==> flow/design.v <==
`timescale 1ns / 1ps
module UART_Transmitter(
    input wire clk,
    input wire rst,
    input wire tx_start,
    input wire [7:0] tx_data,
    output reg tx,
    output reg busy
);
parameter CLOCK_FREQ = 50000000;  
parameter BAUD_RATE = 9600;
parameter TICKS_PER_BIT = CLOCK_FREQ / BAUD_RATE;
reg [3:0] bit_index;
reg [9:0] shift_reg;   
reg [15:0] tick_counter;
always @(posedge clk or posedge rst) begin
    if (rst) begin
        tx <= 1;
        busy <= 0;
        bit_index <= 0;
        tick_counter <= 0;
    end 
    else if (tx_start && !busy) begin
        busy <= 1;
        shift_reg <= {1'b1, tx_data, 1'b0};  
        bit_index <= 0;
        tick_counter <= 0;
    end 
    else if (busy) begin
        if (tick_counter == TICKS_PER_BIT) begin
            tx <= shift_reg[0];
            shift_reg <= shift_reg >> 1;
            bit_index <= bit_index + 1;
            tick_counter <= 0;
            if (bit_index == 9)  
                busy <= 0;
        end 
        else begin
            tick_counter <= tick_counter + 1;
        end
    end
end
endmodule
# Tool chain data of UART_Transmitter
# What the tools print for UART_Transmitter, step after step.
# Line numbers count from 1 in the design file above.
# Cell names lack the library's common part.
# Not given: n/a
[design] design="UART_Transmitter" clock_port="clk" cell_library="sky130hd" pvt_corner="tt_025C_1v80"

# Word level
# Counts by Yosys on the flattened word-level netlist (proc, flatten, opt, wreduce; memories kept). Register bits leave out memories and registers merged into their read ports (data or address). Print and check cells are left out. Cells with the same type and inputs are merged into one.
[bits] register_bits=32 elab_cells=32 input_bits=11
[classes] muxes=13 add_sub_neg=2 equal=2 reduce_and_logical=7 n_logic=2
[op_table] operator="two-way mux 16 bit" n=3
[op_table] operator="two-way mux 10 bit" n=2
[op_table] operator="adder 16 x 1 -> 16 bit with constant B" n=1
[op_table] operator="equality test 16 x 13 -> 1 bit with constant B" n=1
[op_table] operator="two-way mux 4 bit" n=3
[op_table] operator="two-way mux 9 bit" n=1
[op_table] operator="AND reduction 3 bit" n=2
[op_table] operator="nonzero test 2 bit" n=2
[op_table] operator="adder 4 x 1 -> 4 bit with constant B" n=1
[op_table] operator="equality test 4 bit with constant B" n=1
[op_table] operator="two-way mux 1 bit" n=4
[op_table] operator="inverter 1 bit" n=2
[op_table] operator="AND reduction 2 bit" n=1
[op_table] operator="logical AND 1 bit" n=1
[op_table] operator="logical NOT 1 bit" n=1

# Longest topological paths
# Depth = most cells in a row (Yosys ltp): at word level without a register or memory, in the mapped netlist without a sequential cell, where the memories' decode and read muxes count.
[logic_depth] word_depth=5 ABC_AREA=0 depth_mapped=7

# Netlist
# Source: synth_stat.txt of the flow (Yosys; design flattened, memories mapped). It holds for the ABC_AREA given above (unset counts as 0); a run with the other value may have another netlist.
[types] cell="dfrtp_1" n=21 area_total_um2=525.504
[types] cell="edfxtp_1" n=10 area_total_um2=300.288
[types] cell="mux2_2" n=8 area_total_um2=90.086
[types] cell="nor2_1" n=15 area_total_um2=56.304
[types] cell="ha_1" n=4 area_total_um2=50.048
[types] cell="nand3_1" n=10 area_total_um2=50.048
[types] cell="xor2_1" n=5 area_total_um2=43.792
[types] cell="a31oi_1" n=6 area_total_um2=37.536
[types] cell="nand2_1" n=9 area_total_um2=33.782
[types] cell="dfstp_2" n=1 area_total_um2=26.275
[types] cell="inv_1" n=7 area_total_um2=26.275
[types] cell="xnor2_1" n=3 area_total_um2=26.275
[types] cell="buf_6" n=2 area_total_um2=22.522
[types] cell="o211ai_1" n=3 area_total_um2=22.522
[types] cell="nor4_4" n=1 area_total_um2=21.27
[types] cell="mux2i_1" n=2 area_total_um2=20.019
[types] cell="o21ai_0" n=4 area_total_um2=20.019
[types] cell="o21ai_1" n=4 area_total_um2=20.019
# Not listed: further types 28, cells in them 36.
[synth_totals] ff_cells=32 stdcells=151 synth_area_um2=1657.8 buf_cells=5 seq_area_um2=852.1

# Timing after synthesis
# OpenSTA on the mapped netlist: ideal clock, no wires. The path of least setup slack (recovery checks aside). Input and output delay are each 20% of the period. Register names are those of the netlist, which keeps one name where synthesis merged equal registers.
[synth_path] path_type="register to register" start="reg tick_counter[0]" end="reg shift_reg[0]" setup_ps=377 launch_ps=0 path_delay_ps=2383 n_path_buf=0 t_required_ps=1823 period_ps=2200 t_arrival_ps=2006 path_slack_ps=-183 stages=7 period_less_setup_slack_ps=2383
# "path_delay_ps" is the arrival time less input delay plus setup time.
# "stages": output pins that drive a net of the path, with the launching flip-flop's if there is one; two outputs of one cell count as two.
# "period_less_setup_slack_ps" is the clock period less the worst setup slack; recovery checks do not enter. This is arithmetic on one report: input and output delays are still those of the set period (20% each).
# Between the ends stands the longest chain of elaborated cells between them, by number of cells; it is not shown to be the way that was timed. Of several equally long chains one is given.
# Each line given opens the expression or statement behind the cell; cells for indexed reads and writes are added by Yosys, which also makes memories of some case tables.
# At most two assigning lines are given for a register; there are more.
# Only ways into the end's enable, where the timed path ends, are counted here.
[synth_via] path_cell_list="dfrtp_1 -> inv_1 -> ha_1 -> or4b_4 -> nor4_4 -> a21oi_1 -> nor2_1" elab_chain_cells=3 cells_between=3 classes_between="eq/ne: 1; reduce/logical: 2"
[synth_rtl] item="start: declaration" line=15 source="reg [15:0] tick_counter;"
[synth_rtl] item="start: assignment" line=21 source="tick_counter <= 0;"
[synth_rtl] item="start: assignment" line=39 source="tick_counter <= tick_counter + 1;"
[synth_rtl] item="equality test 16 x 13 -> 1 bit" line=30 source="if (tick_counter == TICKS_PER_BIT) begin"
[synth_rtl] item="nonzero test 2 bit"
[synth_rtl] item="AND reduction 3 bit"
[synth_rtl] item="end: assignment" line=25 source="shift_reg <= {1'b1, tx_data, 1'b0};"
[synth_rtl] item="end: assignment" line=32 source="shift_reg <= shift_reg >> 1;"
[synth_rtl] item="end: declaration" line=14 source="reg [9:0] shift_reg;"

# Path in the finished layout
# Path of least setup slack in the final report of job 2 (OpenROAD, finished layout, wires in). Where an end is a register, its clock arrival counts in the times.
# The report prints the path's times to 10 ps; the period is as set.
[layout_path] path_type="register to register" start="reg tick_counter[1]" end="reg tick_counter[12]" t_arrival_ps=2240 t_required_ps=2230 n_path_buf=0 launch_ps=270 path_slack_ps=0 setup_ps=110 period_ps=2070 stages=7
# Between the ends stands the longest chain of elaborated cells between them, by number of cells; it is not shown to be the way that was timed. Of several equally long chains one is given.
# At most two assigning lines are given for a register; there are more.
[layout_via] path_cell_list="dfrtp_1 -> inv_1 -> ha_1 -> or4b_4 -> o41a_1 -> a32oi_1 -> nand2_1" elab_chain_cells=4 cells_between=5 classes_between="add/sub: 1; eq/ne: 1; mux: 3"
[layout_rtl] item="start: declaration" line=15 source="reg [15:0] tick_counter;"
[layout_rtl] item="start: assignment" line=21 source="tick_counter <= 0;"
[layout_rtl] item="start: assignment" line=39 source="tick_counter <= tick_counter + 1;"
[layout_rtl] item="adder 16 x 1 -> 16 bit" line=39
[layout_rtl] item="two-way mux 16 bit" line=30 source="if (tick_counter == TICKS_PER_BIT) begin"
[layout_rtl] item="two-way mux 16 bit" line=29 source="else if (busy) begin"
[layout_rtl] item="two-way mux 16 bit" line=23 source="else if (tx_start && !busy) begin"
[layout_rtl] item="end: assignment" line=21
[layout_rtl] item="end: assignment" line=39
[layout_rtl] item="end: declaration" line=15

Measured data: module UART_Transmitter, platform sky130hd, 2 stored runs of the flow under differing settings, order arbitrary. Input and output delays are each 20% of the period that was set; the output load is 0.01 pF.
"achieved clock period" is the run's clock period less its worst setup slack. It is reckoned from that one timing run; input and output delays stay at 20% of the period that was set.
"power" rests on the timing tool's default activity at the inputs, not on a simulated workload.
[job 1] settings: period_ns=2.35, CORE_UTILIZATION=70, SETUP_SLACK_MARGIN=-0.02, PLACE_DENSITY=0.93, CELL_PAD_IN_SITES_GLOBAL_PLACEMENT=0, CELL_PAD_IN_SITES_DETAIL_PLACEMENT=2, TNS_END_PERCENT=100, GPL_TIMING_DRIVEN=0, CTS_CLUSTER_DIAMETER=87, SLEW_MARGIN=15, CAP_MARGIN=20, CORE_MARGIN=2
[job 1] result: did not finish, placement stopped with DPL-0033
[job 2] settings: period_ns=2.07, CORE_UTILIZATION=21, SETUP_SLACK_MARGIN=-0.15, PLACE_DENSITY=0.55, HOLD_SLACK_MARGIN=0.1, CORE_ASPECT_RATIO=0.8, CORE_MARGIN=4, ABC_AREA=0, GPL_ROUTABILITY_DRIVEN=0, CTS_CLUSTER_SIZE=13, CTS_CLUSTER_DIAMETER=249, CAP_MARGIN=20, SLEW_MARGIN=35, MAX_ROUTING_LAYER=met4
[job 2] result: chip area after synthesis (Yosys) 1657.8 sq um, die area 9389.0 sq um, standard-cell area of the final layout 2129.5 sq um, utilization 0.283, worst setup slack after layout -2 ps, total negative slack -2 ps, worst hold slack 461 ps, power 0.001673 W, achieved clock period 2072 ps
