==> flow/design.v <==
`timescale 1ns / 1ps
module UART_Receiver (
    input wire clk,
    input wire rst,
    input wire rx,
    output reg [7:0] data_out,
    output reg data_valid
);
parameter CLOCK_FREQ = 50000000;  
parameter BAUD_RATE = 9600;
parameter TICKS_PER_BIT = CLOCK_FREQ / BAUD_RATE;
reg [3:0] bit_index;
reg [7:0] buffer;
reg [15:0] tick_counter;
reg receiving;
always @(posedge clk or posedge rst) begin
    if (rst) begin
        data_valid <= 0;
        receiving <= 0;
        tick_counter <= 0;
        bit_index <= 0;
    end 
    else if (!receiving && !rx) begin
        receiving <= 1;
        tick_counter <= TICKS_PER_BIT / 2;  
        bit_index <= 0;
    end 
    else if (receiving) begin
        if (tick_counter == TICKS_PER_BIT) begin
            buffer[bit_index] <= rx;
            bit_index <= bit_index + 1;
            tick_counter <= 0;
            if (bit_index == 8) begin
                data_out <= buffer;
                data_valid <= 1;
                receiving <= 0;
            end
        end 
        else begin
            tick_counter <= tick_counter + 1;
        end
    end 
    else begin
        data_valid <= 0;
    end
end
endmodule
From RTL to reports: UART_Receiver

Tool output for the design above, in the order of the flow.
Lines are those of the file above, counted from 1.
The mark n/a stands for no value.

Design top: UART_Receiver
Clock input: clk
Library: sky130hd
Library corner: tt_025C_1v80

Elaborated design

Source: Yosys, flattened and elaborated, memories not mapped. Widths are those after wreduce. Registers that Yosys merges into a memory's read port (data or address) are not register bits. Print and check cells do not count. Equal cells are merged and count once.

Bits in registers: 38
Input port bits: 3
Output and inout bits: 9
Word-level cells: 42

$add $sub $neg: 3
Eq/ne operators: 4
Shift-type cells: 2
Mux-type cells: 13
Bitwise operators: 5
Reduce/logical cells: 9

Operators with widths:

| kind                                          | number |
| 2-to-1 mux 16 bit                             | 3 |
| adder 16 x 1 -> 16 bit with constant B        | 1 |
| == test 16 x 13 -> 1 bit with constant B      | 1 |
| 2-to-1 mux 4 bit                              | 3 |
| variable shift 1 x 5 -> 8 bit                 | 1 |
| variable shift 1 x 5 -> 8 bit with constant A | 1 |
| AND 8 bit                                     | 1 |
| OR 8 bit                                      | 1 |
| inverter 8 bit                                | 1 |
| 2-to-1 mux 1 bit                              | 7 |
| negation 4 -> 5 bit                           | 1 |
| AND reduction 5 bit                           | 1 |
| != test 2 x 1 -> 1 bit with constant B        | 2 |
| nonzero test 2 bit                            | 2 |
| adder 4 x 1 -> 4 bit with constant B          | 1 |
| == test 4 bit with constant B                 | 1 |
| AND reduction 4 bit                           | 1 |
| AND reduction 3 bit                           | 1 |
| inverter 1 bit                                | 2 |
| logical NOT 1 bit                             | 2 |
| AND reduction 2 bit                           | 1 |
| logical AND 1 bit                             | 1 |

Longest topological paths

Yosys ltp: most cells in a row. Word level: on the elaborated netlist, between registers, memories and ports. Mapped: between sequential cells and ports; inverters and the memories' decode and read muxes count.

Depth after elaboration: 5
ABC_AREA: 0
Gate-level depth with buffers: 8
Depth with buffers taken out: 6

Synthesis result

Yosys stat after the flow's synthesis: flattened, memories mapped to cells. It holds for the ABC_AREA given above (unset counts as 0); a run with the other value may have another netlist.
The area totals of this step are shown rounded.

Cells by type:

| cell                      | number | area in all (sq um) |
| sky130_fd_sc_hd__dfrtp_1  | 22     | 550.528 |
| sky130_fd_sc_hd__edfxtp_1 | 16     | 480.461 |
| sky130_fd_sc_hd__ha_1     | 8      | 100.096 |
| sky130_fd_sc_hd__nand2_1  | 25     | 93.84 |
| sky130_fd_sc_hd__o21ai_0  | 15     | 75.072 |
| sky130_fd_sc_hd__nor2_1   | 15     | 56.304 |
| sky130_fd_sc_hd__o221ai_1 | 6      | 52.55 |
| sky130_fd_sc_hd__nand3_1  | 10     | 50.048 |
| sky130_fd_sc_hd__nand4_1  | 7      | 43.792 |
| sky130_fd_sc_hd__a21oi_1  | 7      | 35.034 |
| sky130_fd_sc_hd__o21ai_1  | 7      | 35.034 |
| sky130_fd_sc_hd__inv_1    | 9      | 33.782 |
| sky130_fd_sc_hd__a31oi_1  | 5      | 31.28 |
| sky130_fd_sc_hd__mux2i_1  | 3      | 30.029 |
| sky130_fd_sc_hd__o31ai_1  | 4      | 30.029 |
| sky130_fd_sc_hd__xnor2_1  | 3      | 26.275 |
| sky130_fd_sc_hd__buf_2    | 5      | 25.024 |
| sky130_fd_sc_hd__nor4_1   | 4      | 25.024 |

Not listed: further types 27, cells in them 42.

Mapped cells: 213
Synthesis area: 2100 sq um
Sequential area: 1000 sq um
Flip-flop cells: 38
Buffer cells: 12

Path before layout

OpenSTA on the mapped netlist: ideal clock, no wires. The path of least setup slack (recovery checks aside). Input and output delay are each 20% of the period. Register names are those of the netlist, which keeps one name where synthesis merged equal registers.

Kind: register to register
From: register tick_counter[0]
To: register data_out[0]
Period: 3510 ps
Library setup time: 383 ps
Time at the first pin: 0 ps
Arrival time: 1905 ps
Data required time: 3127 ps
Setup slack: 1222 ps
Delay of the path: 2288 ps
Stages on the path: 8
Path buffers: 1
Synthesis period reached: 2288 ps

"delay of the path" is the arrival time less input delay plus setup time.
"stages on the path": output pins that drive a net of the path, with the launching flip-flop's if there is one; two outputs of one cell count as two.
"synthesis period reached" is the clock period less the worst setup slack; recovery checks do not enter. This is arithmetic on one report: input and output delays are still those of the set period (20% each).
Between the ends stands the longest chain of elaborated cells between them, by number of cells; it is not shown to be the way that was timed. Of several equally long chains one is given.
A line is the first line of the expression or statement that the cell stems from. Yosys adds cells for indexed reads and writes and turns some case tables into memories.
At most two assigning lines are given for a register; there are more.

Cell sequence: sky130_fd_sc_hd__dfrtp_1 > sky130_fd_sc_hd__inv_1 > sky130_fd_sc_hd__ha_1 > sky130_fd_sc_hd__nor3b_2 > sky130_fd_sc_hd__and4_1 > sky130_fd_sc_hd__buf_2 > sky130_fd_sc_hd__nand2_1 > sky130_fd_sc_hd__nor3_1
Length of the longest elaborated chain: 2
Elaborated cells between the ends (all ways): 2
Source lines of those cells: 1
Classes of those cells: eq/ne (1); reduce/logical (1)

RTL lines, path post-synthesis:

| what                     | line | source |
| from (decl)              | 14   | `reg [15:0] tick_counter;` |
| from (assign)            | 25   | `tick_counter <= TICKS_PER_BIT / 2;` |
| from (assign)            | 40   | `tick_counter <= tick_counter + 1;` |
| == test 16 x 13 -> 1 bit | 29   | `if (tick_counter == TICKS_PER_BIT) begin` |
| AND reduction 5 bit      | n/a  |  |
| to (assign)              | 34   | `data_out <= buffer;` |
| to (decl)                | 6    | `output reg [7:0] data_out,` |

Timing after layout

Path of least setup slack in the final report of run A (OpenROAD, finished layout, wires in). Where an end is a register, its clock arrival counts in the times.
The report prints the path's times to 10 ps; the period is as set.

Kind: register to register
From: register tick_counter[0]
To: register data_out[1]
Period: 4980 ps
Library setup time: 360 ps
Time at the first pin: 280 ps
Arrival time: 2380 ps
Data required time: 4890 ps
Setup slack: 2520 ps
Stages on the path: 8
Path buffers: 1

Between the ends stands the longest chain of elaborated cells between them, by number of cells; it is not shown to be the way that was timed. Of several equally long chains one is given.
At most two assigning lines are given for a register; there are more.

Cell sequence: sky130_fd_sc_hd__dfrtp_1 > sky130_fd_sc_hd__inv_1 > sky130_fd_sc_hd__ha_1 > sky130_fd_sc_hd__nor3b_2 > sky130_fd_sc_hd__and4_1 > sky130_fd_sc_hd__buf_2 > sky130_fd_sc_hd__nand2_1 > sky130_fd_sc_hd__nor3_2
Length of the longest elaborated chain: 2
Elaborated cells between the ends (all ways): 2
Source lines of those cells: 1
Classes of those cells: eq/ne (1); reduce/logical (1)

RTL lines, path post-layout:

| what                     | line | source |
| from (decl)              | 14   | `reg [15:0] tick_counter;` |
| from (assign)            | 25   | `tick_counter <= TICKS_PER_BIT / 2;` |
| from (assign)            | 40   | `tick_counter <= tick_counter + 1;` |
| == test 16 x 13 -> 1 bit | 29   | `if (tick_counter == TICKS_PER_BIT) begin` |
| AND reduction 5 bit      | n/a  |  |
| to (assign)              | 34   | `data_out <= buffer;` |
| to (decl)                | 6    | `output reg [7:0] data_out,` |

# Flow runs of UART_Receiver

Design UART_Receiver on sky130hd. What follows are 2 stored runs of the flow, each under its own settings; their order means nothing. The constraints put input and output delay at 20% of the set period each and load the outputs with 0.01 pF.
"clock period achieved" means the clock period less the worst setup slack. The figure is calculated, with input and output delays left at 20% of the set period.
"time on the worst setup path": the worst setup path's part of the clock period (all of it between registers, 20% less for each end at a port) less its slack. A launch clock that arrives late makes it longer, a capture clock that arrives late makes it shorter.
"total power after layout" is the tool's figure for a default switching activity; nothing was simulated.
"time on the worst setup path" is known to 10 ps.
Values from the reports are rounded here.

## Run A

==> flow/run.sh <==
#!/bin/bash
# the make line also repeats the synthesis and layout settings of config.mk as NAME=value (left out here)
make -C /OpenROAD-flow-scripts/flow DESIGN_CONFIG=/design/flow/config.mk WORK_HOME=/design/flow/orfs CLKGATE_MAP_FILE= finish
==> flow/config.mk <==
export PLATFORM = sky130hd
export DESIGN_NAME = UART_Receiver
export DESIGN_NICKNAME = UART_Receiver
export VERILOG_FILES = /design/flow/design.v
export SDC_FILE = /design/flow/constraint.sdc
export NUM_CORES = 4
export LEC_CHECK = 0
export CAP_MARGIN = 20
export CELL_PAD_IN_SITES_GLOBAL_PLACEMENT = 3
export CORE_MARGIN = 2
export CORE_UTILIZATION = 18
export GPL_ROUTABILITY_DRIVEN = 0
export GPL_TIMING_DRIVEN = 0
export PLACE_DENSITY_LB_ADDON = 0.3
export SETUP_SLACK_MARGIN = -0.15
export SLEW_MARGIN = 20
==> flow/constraint.sdc <==
create_clock -name core_clock -period 4.98 [get_ports {clk}]
set_input_delay 0.9960 -clock core_clock [delete_from_list [all_inputs] [get_ports {clk}]]
set_output_delay 0.9960 -clock core_clock [all_outputs]
set_load 0.01 [all_outputs]

| result of run A | value |
|---|---|
| die footprint | 13000 sq um |
| clock period achieved | 2464 ps |
| time on the worst setup path | 2460 ps |
| type of the worst setup path | register to register |
| final utilization | 23 % |
| synthesis area | 2100 sq um |
| worst-case hold slack | 450 ps |
| total power after layout | 0.93 mW |
| setup slack of the worst path | 2500 ps |
| total negative setup slack | 0 ps |
| standard-cell area after layout | 2600 sq um |

## Run B

==> flow/run.sh <==
#!/bin/bash
# the make line also repeats the synthesis and layout settings of config.mk as NAME=value (left out here)
make -C /OpenROAD-flow-scripts/flow DESIGN_CONFIG=/design/flow/config.mk WORK_HOME=/design/flow/orfs CLKGATE_MAP_FILE= finish
==> flow/config.mk <==
export PLATFORM = sky130hd
export DESIGN_NAME = UART_Receiver
export DESIGN_NICKNAME = UART_Receiver
export VERILOG_FILES = /design/flow/design.v
export SDC_FILE = /design/flow/constraint.sdc
export NUM_CORES = 4
export LEC_CHECK = 0
export ABC_AREA = 0
export CAP_MARGIN = 20
export CELL_PAD_IN_SITES_DETAIL_PLACEMENT = 1
export CORE_ASPECT_RATIO = 0.53
export CORE_MARGIN = 2
export CORE_UTILIZATION = 50
export CTS_CLUSTER_SIZE = 55
export GPL_TIMING_DRIVEN = 0
export MIN_ROUTING_LAYER = met2
export SETUP_SLACK_MARGIN = 0.33
export SLEW_MARGIN = 25
==> flow/constraint.sdc <==
create_clock -name core_clock -period 1.96 [get_ports {clk}]
set_input_delay 0.3920 -clock core_clock [delete_from_list [all_inputs] [get_ports {clk}]]
set_output_delay 0.3920 -clock core_clock [all_outputs]
set_load 0.01 [all_outputs]

Run B: no final report: clock tree synthesis broke off with DPL-0033
